==> flow/design.v <==
module multiplier_logic (
    input  wire        clk,
    input  wire        rst_n,
    input  wire [15:0] a,
    input  wire [15:0] b,
    output reg  [31:0] y
);
     reg[15:0] a_r1,a_r2,a_r3;
     reg[15:0] b_r1,b_r2,b_r3;
    wire [31:0] pp [0:15];
    assign pp[0] = b[0] ? (a << 0) : 32'd0;
    assign pp[1] = b[1] ? (a << 1) : 32'd0;
    assign pp[2] = b[2] ? (a << 2) : 32'd0;
    assign pp[3] = b[3] ? (a << 3) : 32'd0;
    assign pp[4] = b[4] ? (a << 4) : 32'd0;
    assign pp[5] = b[5] ? (a << 5) : 32'd0;
    assign pp[6] = b[6] ? (a << 6) : 32'd0;
    assign pp[7] = b[7] ? (a << 7) : 32'd0;
	 assign pp[8] = b[8] ? (a << 8) : 32'd0;
    assign pp[9] = b[9] ? (a << 9) : 32'd0;
    assign pp[10] = b[10] ? (a << 10) : 32'd0;
    assign pp[11] = b[11] ? (a << 11) : 32'd0;
    assign pp[12] = b[12] ? (a << 12) : 32'd0;
	 assign pp[13] = b[13] ? (a << 13) : 32'd0;
    assign pp[14] = b[14] ? (a << 14) : 32'd0;
    assign pp[15] = b[15] ? (a << 15) : 32'd0;
	 reg [31:0] s1_0, s1_1, s1_2, s1_3, s1_4, s1_5, s1_6, s1_7;
    reg [31:0] s2_0, s2_1, s2_2, s2_3;
    reg [31:0] s3_0, s3_1;
    reg [31:0] s4;
    always @(posedge clk) begin
        if (!rst_n) begin
		  a_r1 <= 32'd0;a_r2 <= 32'd0;a_r3<= 32'd0;
		  b_r1 <= 32'd0;b_r2 <= 32'd0;b_r3<= 32'd0;
		      s1_0 <= 32'd0;
				s1_1 <= 32'd0;
				s1_2 <= 32'd0;
				s1_3 <= 32'd0;
				s1_4 <= 32'd0;
				s1_5 <= 32'd0;
				s1_6 <= 32'd0;
				s1_7 <= 32'd0;
				s2_0 <= 32'd0;
				s2_1 <= 32'd0;
				s2_2 <= 32'd0;
				s2_3 <= 32'd0;
				s3_0 <= 32'd0;
				s3_1 <= 32'd0;
            y  <= 32'd0;
            s4 <= 32'd0;
        end else begin
		     a_r1<=a;
           a_r2<=a_r1; 
           a_r3<=a_r2; 
			  b_r1<=b;
			  b_r2<=b_r1;
			  b_r3<=b_r2;
            s1_0 <= pp[0] + pp[1];
            s1_1 <= pp[2] + pp[3];
            s1_2 <= pp[4] + pp[5];
            s1_3 <= pp[6] + pp[7];
            s1_4 <= pp[8] + pp[9];
            s1_5 <= pp[10] + pp[11];
            s1_6 <= pp[12] + pp[13];
            s1_7 <= pp[14] + pp[15];
            s2_0 <= s1_0 + s1_1;
            s2_1 <= s1_2 + s1_3;
            s2_2 <= s1_4 + s1_5;
            s2_3 <= s1_6 + s1_7;
				s3_0  <= s2_0 + s2_1;
				s3_1  <= s2_2 + s2_3;
				s4    <= s3_0 + s3_1; 
            y  <= s4;
        end
    end
endmodule
module top_multiplier(
    input CLOCK_50,
    input [17:0] SW,
    input [3:0] KEY,
    output [6:0] HEX0, HEX1, HEX2, HEX3,
    output [6:0] HEX4, HEX5, HEX6, HEX7
);
wire clk = CLOCK_50;
wire rst_n = KEY[0];       
wire load_a = ~KEY[1];   
wire load_b = ~KEY[2];     
reg [15:0] A;
reg [15:0] B;
wire [31:0] Y;
reg [31:0] Y_reg;
reg [3:0] wait_count;
reg valid;
always @(posedge clk or negedge rst_n) begin
    if(!rst_n) begin
        A <= 0;
        B <= 0;
        Y_reg <= 0;
        wait_count <= 0;
        valid <= 0;
    end
    else begin
        if(load_a) A <= SW[15:0];
        if(load_b) begin
            B <= SW[15:0];
            wait_count <= 0;
            valid <= 0;
        end
        if(wait_count < 10) begin
            wait_count <= wait_count + 1;
        end
        else begin
            valid <= 1;
        end
        if(valid)
            Y_reg <= Y;
    end
end
multiplier_logic uut(
    .clk(clk),
    .rst_n(rst_n),
    .a(A),
    .b(B),
    .y(Y)
);
hex_7seg hex0(.hex(Y_reg[3:0]),    .seg(HEX0));
hex_7seg hex1(.hex(Y_reg[7:4]),    .seg(HEX1));
hex_7seg hex2(.hex(Y_reg[11:8]),   .seg(HEX2));
hex_7seg hex3(.hex(Y_reg[15:12]),  .seg(HEX3));
hex_7seg hex4(.hex(Y_reg[19:16]),  .seg(HEX4));
hex_7seg hex5(.hex(Y_reg[23:20]),  .seg(HEX5));
hex_7seg hex6(.hex(Y_reg[27:24]),  .seg(HEX6));
hex_7seg hex7(.hex(Y_reg[31:28]),  .seg(HEX7));
endmodule
module hex_7seg(
    input [3:0] hex,
    output reg [6:0] seg
);
always @(*) begin
    case(hex)
        4'h0: seg = 7'b1000000;
        4'h1: seg = 7'b1111001;
        4'h2: seg = 7'b0100100;
        4'h3: seg = 7'b0110000;
        4'h4: seg = 7'b0011001;
        4'h5: seg = 7'b0010010;
        4'h6: seg = 7'b0000010;
        4'h7: seg = 7'b1111000;
        4'h8: seg = 7'b0000000;
        4'h9: seg = 7'b0010000;
        4'hA: seg = 7'b0001000;
        4'hB: seg = 7'b0000011;
        4'hC: seg = 7'b1000110;
        4'hD: seg = 7'b0100001;
        4'hE: seg = 7'b0000110;
        4'hF: seg = 7'b0001110;
        default: seg = 7'b1111111;
    endcase
end
endmodule
Reports on top_multiplier
Tool output for the design above, in the order of the flow.
Lines are those of the file above, counted from 1.
Operators carry their Yosys type and port widths (W data, S select, Z words).
Library cell names are shortened.
{"block": "setup", "top": "top_multiplier", "clock": "CLOCK_50", "cell_library": "sky130hd", "lib_corner": "tt_025C_1v80"}

After elaboration
Source: Yosys, flattened and elaborated, memories not mapped. Widths are those after wreduce. Registers that Yosys merges into a memory's read port (data or address) are not register bits. Print and check cells do not count. Equal cells are merged and count once.
Memory sizes are those after Yosys's memory passes, which may raise the word count (mostly to a power of two), join words into wider ones and drop unused or constant bits.
{"block": "bits", "register_bits": 581, "clocked_rd_ports_x_width": 0, "wordCells": 68, "latchBits": 0, "ram_bits": 0, "rom_bits": 896, "n_memories": 8, "input_bits": 23}
{"block": "memory_table", "memory": "(no name shown)", "words": 16, "width": 7, "rd": 1, "write_ports": 0, "line_no": 140, "source": "case(hex)"}
{"block": "memory_table", "memory": "(no name shown)", "words": 16, "width": 7, "rd": 1, "write_ports": 0, "line_no": 140}
{"block": "memory_table", "memory": "(no name shown)", "words": 16, "width": 7, "rd": 1, "write_ports": 0, "line_no": 140}
{"block": "memory_table", "memory": "(no name shown)", "words": 16, "width": 7, "rd": 1, "write_ports": 0, "line_no": 140}
{"block": "memory_table", "memory": "(no name shown)", "words": 16, "width": 7, "rd": 1, "write_ports": 0, "line_no": 140}
{"block": "memory_table", "memory": "(no name shown)", "words": 16, "width": 7, "rd": 1, "write_ports": 0, "line_no": 140}
Further memories, not shown: 2.
{"block": "op_classes", "mul": 0, "mux": 20, "n_logic": 0, "compare": 1, "n_eq": 2, "addsub": 16, "div_mod_pow": 0, "shift": 0, "reduce_logical": 0}
{"block": "ops", "cell": "$add A32 B32 Y32", "count": 7}
{"block": "ops", "cell": "$add A30 B31 Y32", "count": 1}
{"block": "ops", "cell": "$mux W31", "count": 1}
{"block": "ops", "cell": "$add A28 B29 Y30", "count": 1}
{"block": "ops", "cell": "$mux W30", "count": 1}
{"block": "ops", "cell": "$mux W29", "count": 1}
{"block": "ops", "cell": "$add A26 B27 Y28", "count": 1}
{"block": "ops", "cell": "$mux W28", "count": 1}
{"block": "ops", "cell": "$mux W27", "count": 1}
{"block": "ops", "cell": "$add A24 B25 Y26", "count": 1}
{"block": "ops", "cell": "$mux W26", "count": 1}
{"block": "ops", "cell": "$mux W25", "count": 1}
{"block": "ops", "cell": "$add A22 B23 Y24", "count": 1}
{"block": "ops", "cell": "$mux W24", "count": 1}
{"block": "ops", "cell": "$mux W23", "count": 1}
{"block": "ops", "cell": "$add A20 B21 Y22", "count": 1}
{"block": "ops", "cell": "$mux W22", "count": 1}
{"block": "ops", "cell": "$mux W21", "count": 1}
{"block": "ops", "cell": "$add A18 B19 Y20", "count": 1}
{"block": "ops", "cell": "$mux W20", "count": 1}
{"block": "ops", "cell": "$mux W19", "count": 1}
{"block": "ops", "cell": "$add A16 B17 Y18", "count": 1}
{"block": "ops", "cell": "$mux W18", "count": 1}
{"block": "ops", "cell": "$mux W17", "count": 1}
{"block": "ops", "cell": "$mux W16", "count": 1}
{"block": "ops", "cell": "$mux W4", "count": 2}
{"block": "ops", "cell": "$add A4 B1 Y4 const B", "count": 1}
{"block": "ops", "cell": "$lt A4 B4 Y1 const B", "count": 1}
Not listed: further kinds 3, cells in them 4.

Depth
Longest topological path by Yosys (ltp), each cell counted once; first at word level (registers and memories cut), then after technology mapping (sequential cells cut; the memories' decode and read muxes count).
{"block": "depth", "ltp_word": 2, "abc_area": 0, "mapped_depth": 12, "depth_no_buf": 10}

Synthesis result
Source: synth_stat.txt of the flow (Yosys; design flattened, memories mapped). It holds for the ABC_AREA given above (unset counts as 0); a run with the other value may have another netlist.
The area totals of this step are shown rounded.
{"block": "synth_totals", "stdcells": 2934, "seqArea_mm2": 0.0086, "area_mm2": 0.026, "ff_cells": 410}
{"block": "types", "cell": "dfxtp_1", "count": 341}
{"block": "types", "cell": "ha_1", "count": 285}
{"block": "types", "cell": "and2_1", "count": 339}
{"block": "types", "cell": "dfrtp_1", "count": 69}
{"block": "types", "cell": "nor2_1", "count": 269}
{"block": "types", "cell": "a21oi_1", "count": 194}
{"block": "types", "cell": "o21ai_0", "count": 142}
{"block": "types", "cell": "a21o_1", "count": 87}
{"block": "types", "cell": "nand2_1", "count": 174}
{"block": "types", "cell": "mux2i_1", "count": 63}
{"block": "types", "cell": "xor2_1", "count": 69}
{"block": "types", "cell": "xnor2_1", "count": 67}
{"block": "types", "cell": "mux2_2", "count": 47}
{"block": "types", "cell": "clkbuf_1", "count": 104}
{"block": "types", "cell": "o21a_1", "count": 47}
{"block": "types", "cell": "inv_1", "count": 89}
{"block": "types", "cell": "nand2b_1", "count": 51}
{"block": "types", "cell": "fa_1", "count": 15}
Not listed: further types 54, cells in them 482.
By module: a second synthesis without flattening, with its own total; a netlist apart from the flattened one above.
{"block": "unflattened", "cells_unflattened": 2865, "area_unflattened_mm2": 0.026}
Rows give one instance, submodules left out.
{"block": "by_module", "module": "multiplier_logic", "seq_area_mm2": 0.0068, "mod_area_mm2": 0.021, "n_inst": 1, "cells": 2453}
{"block": "by_module", "module": "top_multiplier", "seq_area_mm2": 0.0017, "mod_area_mm2": 0.0028, "n_inst": 1, "cells": 156}
{"block": "by_module", "module": "hex_7seg", "seq_area_mm2": 0, "mod_area_mm2": 0.00028, "n_inst": 8, "cells": 32}

Timing after synthesis
Path of least setup slack by OpenSTA after synthesis, without wires, with an ideal clock, recovery checks aside; 20% of the period is set as input and as output delay. Where synthesis merged equal registers, the netlist keeps one of their names.
{"block": "synth_path", "path_type": "reg-to-reg", "from": "reg B[11]", "to": "reg uut.s1_5[25]", "delay_ps": 2898, "setup_slack_ps": 111, "period_ps": 3010, "stages": 12, "n_path_buf": 1, "arrival_time_ps": 2780, "synth_period_reached_ps": 2899}
"delay_ps" is the arrival time less input delay plus setup time.
"stages": output pins that drive a net of the path, with the launching flip-flop's if there is one; two outputs of one cell count as two.
"synth_period_reached_ps" = period - worst setup slack (recovery checks aside). The figure is calculated, with input and output delays left at 20% of the set period.
The rows between start and end are the longest chain of elaborated cells between them; the timing report does not say that the signal goes this way. Where chains are equally long, one stands for them.
A line is the first line of the expression or statement that the cell stems from. Yosys adds cells for indexed reads and writes and turns some case tables into memories.
{"block": "synth_via", "cell_sequence": "dfrtp_1 clkbuf_1 and2_1 ha_1 fa_1 a211oi_2 nor2_1 a311oi_2 o21ai_1 a311o_2 o31a_1 mux2i_1", "elab_chain_cells": 2, "cone_cells": 2, "lines_between": 2}
{"block": "synth_lines", "element": "start, declared", "line_no": 89, "source": "reg [15:0] B;"}
{"block": "synth_lines", "element": "start, assigned", "line_no": 97, "source": "B <= 0;"}
{"block": "synth_lines", "element": "start, assigned", "line_no": 105, "source": "B <= SW[15:0];"}
{"block": "synth_lines", "element": "$mux W27", "line_no": 22, "source": "assign pp[11] = b[11] ? (a << 11) : 32'd0;"}
{"block": "synth_lines", "element": "$add A26 B27 Y28", "line_no": 63, "source": "s1_5 <= pp[10] + pp[11];"}
{"block": "synth_lines", "element": "end, assigned", "line_no": 40, "source": "s1_5 <= 32'd0;"}
{"block": "synth_lines", "element": "end, assigned", "line_no": 63}
{"block": "synth_lines", "element": "end, declared", "line_no": 27, "source": "reg [31:0] s1_0, s1_1, s1_2, s1_3, s1_4, s1_5, s1_6, s1_7;"}

Worst path after layout
From the final timing report of run 2: the path of least setup slack in the routed layout; clock arrival at registers is part of the times.
The path's times are printed in steps of 10 ps; the period is the one set.
{"block": "layout_path", "path_type": "reg-to-output", "from": "reg Y_reg[5]", "to": "out HEX1[0]", "setup_slack_ps": 1340, "period_ps": 4980, "stages": 7, "output_delay_ps": 1000, "n_path_buf": 1, "arrival_time_ps": 2640}
The rows between start and end are the longest chain of elaborated cells between them; the timing report does not say that the signal goes this way. Where chains are equally long, one stands for them.
A memory read counts as a cell of the chain, while the word-level depth stops at memories.
{"block": "layout_via", "cell_sequence": "dfrtp_1 inv_1 ha_1 nor2b_1 or3b_2 o21ai_0 clkdlybuf4s50_1", "elab_chain_cells": 1, "cone_cells": 1, "lines_between": 1}
{"block": "layout_lines", "element": "start, declared", "line_no": 91, "source": "reg [31:0] Y_reg;"}
{"block": "layout_lines", "element": "start, assigned", "line_no": 98, "source": "Y_reg <= 0;"}
{"block": "layout_lines", "element": "start, assigned", "line_no": 116, "source": "Y_reg <= Y;"}
{"block": "layout_lines", "element": "$mem_v2 Z16 W7", "line_no": 140, "source": "case(hex)"}
{"block": "layout_lines", "element": "end, declared", "line_no": 81, "source": "output [6:0] HEX0, HEX1, HEX2, HEX3,"}

--- measured runs ---
Measured data: module top_multiplier, platform sky130hd, 2 stored runs of the flow under differing settings, order arbitrary. Input and output delays are each 20% of the period that was set; the output load is 0.01 pF.
"achieved_period_ps" is the run's clock period less its worst setup slack. It is reckoned from that one timing run; input and output delays stay at 20% of the period that was set.
"worst_path_allowed_less_slack_ps": the worst setup path's part of the clock period (all of it between registers, 20% less for each end at a port) less its slack. A launch clock that arrives late makes it longer, a capture clock that arrives late makes it shorter.
"worst_path_allowed_less_slack_ps" is known to 10 ps.
The measured numbers are rounded.

Run 1
==> flow/run.sh <==
#!/bin/bash
# the make line also repeats the synthesis and layout settings of config.mk as NAME=value (left out here)
make -C /OpenROAD-flow-scripts/flow DESIGN_CONFIG=/design/flow/config.mk WORK_HOME=/design/flow/orfs CLKGATE_MAP_FILE= finish
==> flow/config.mk <==
export PLATFORM = sky130hd
export DESIGN_NAME = top_multiplier
export DESIGN_NICKNAME = top_multiplier
export VERILOG_FILES = /design/flow/design.v
export SDC_FILE = /design/flow/constraint.sdc
export NUM_CORES = 4
export LEC_CHECK = 0
export ABC_AREA = 0
export CAP_MARGIN = 20
export CELL_PAD_IN_SITES_DETAIL_PLACEMENT = 1
export CORE_MARGIN = 2
export CORE_UTILIZATION = 61
export GPL_TIMING_DRIVEN = 1
export PLACE_DENSITY = 0.76
export SETUP_SLACK_MARGIN = 0.43
export SLEW_MARGIN = 20
==> flow/constraint.sdc <==
create_clock -name core_clock -period 1.73 [get_ports {CLOCK_50}]
set_input_delay 0.3460 -clock core_clock [delete_from_list [all_inputs] [get_ports {CLOCK_50}]]
set_output_delay 0.3460 -clock core_clock [all_outputs]
set_load 0.01 [all_outputs]

==> results of run 1, as JSON <==
{
  "outcome": "stopped before the end: placement reported DPL-0033"
}

Run 2
==> flow/run.sh <==
#!/bin/bash
# the make line also repeats the synthesis and layout settings of config.mk as NAME=value (left out here)
make -C /OpenROAD-flow-scripts/flow DESIGN_CONFIG=/design/flow/config.mk WORK_HOME=/design/flow/orfs CLKGATE_MAP_FILE= finish
==> flow/config.mk <==
export PLATFORM = sky130hd
export DESIGN_NAME = top_multiplier
export DESIGN_NICKNAME = top_multiplier
export VERILOG_FILES = /design/flow/design.v
export SDC_FILE = /design/flow/constraint.sdc
export NUM_CORES = 4
export LEC_CHECK = 0
export CAP_MARGIN = 20
export CORE_MARGIN = 2
export CORE_UTILIZATION = 40
export SLEW_MARGIN = 20
==> flow/constraint.sdc <==
create_clock -name core_clock -period 4.98 [get_ports {CLOCK_50}]
set_input_delay 0.9960 -clock core_clock [delete_from_list [all_inputs] [get_ports {CLOCK_50}]]
set_output_delay 0.9960 -clock core_clock [all_outputs]
set_load 0.01 [all_outputs]

==> results of run 2, as JSON <==
{
  "achieved_period_ps": 3637,
  "worst_path_allowed_less_slack_ps": 2640,
  "worst_setup_path_type": "reg-to-output",
  "final_cell_area_mm2": 0.029,
  "design.die.area_mm2": 0.067,
  "post_synth_area_mm2": 0.026,
  "worstSetupSlack_ps": 1300
}
--- end ---
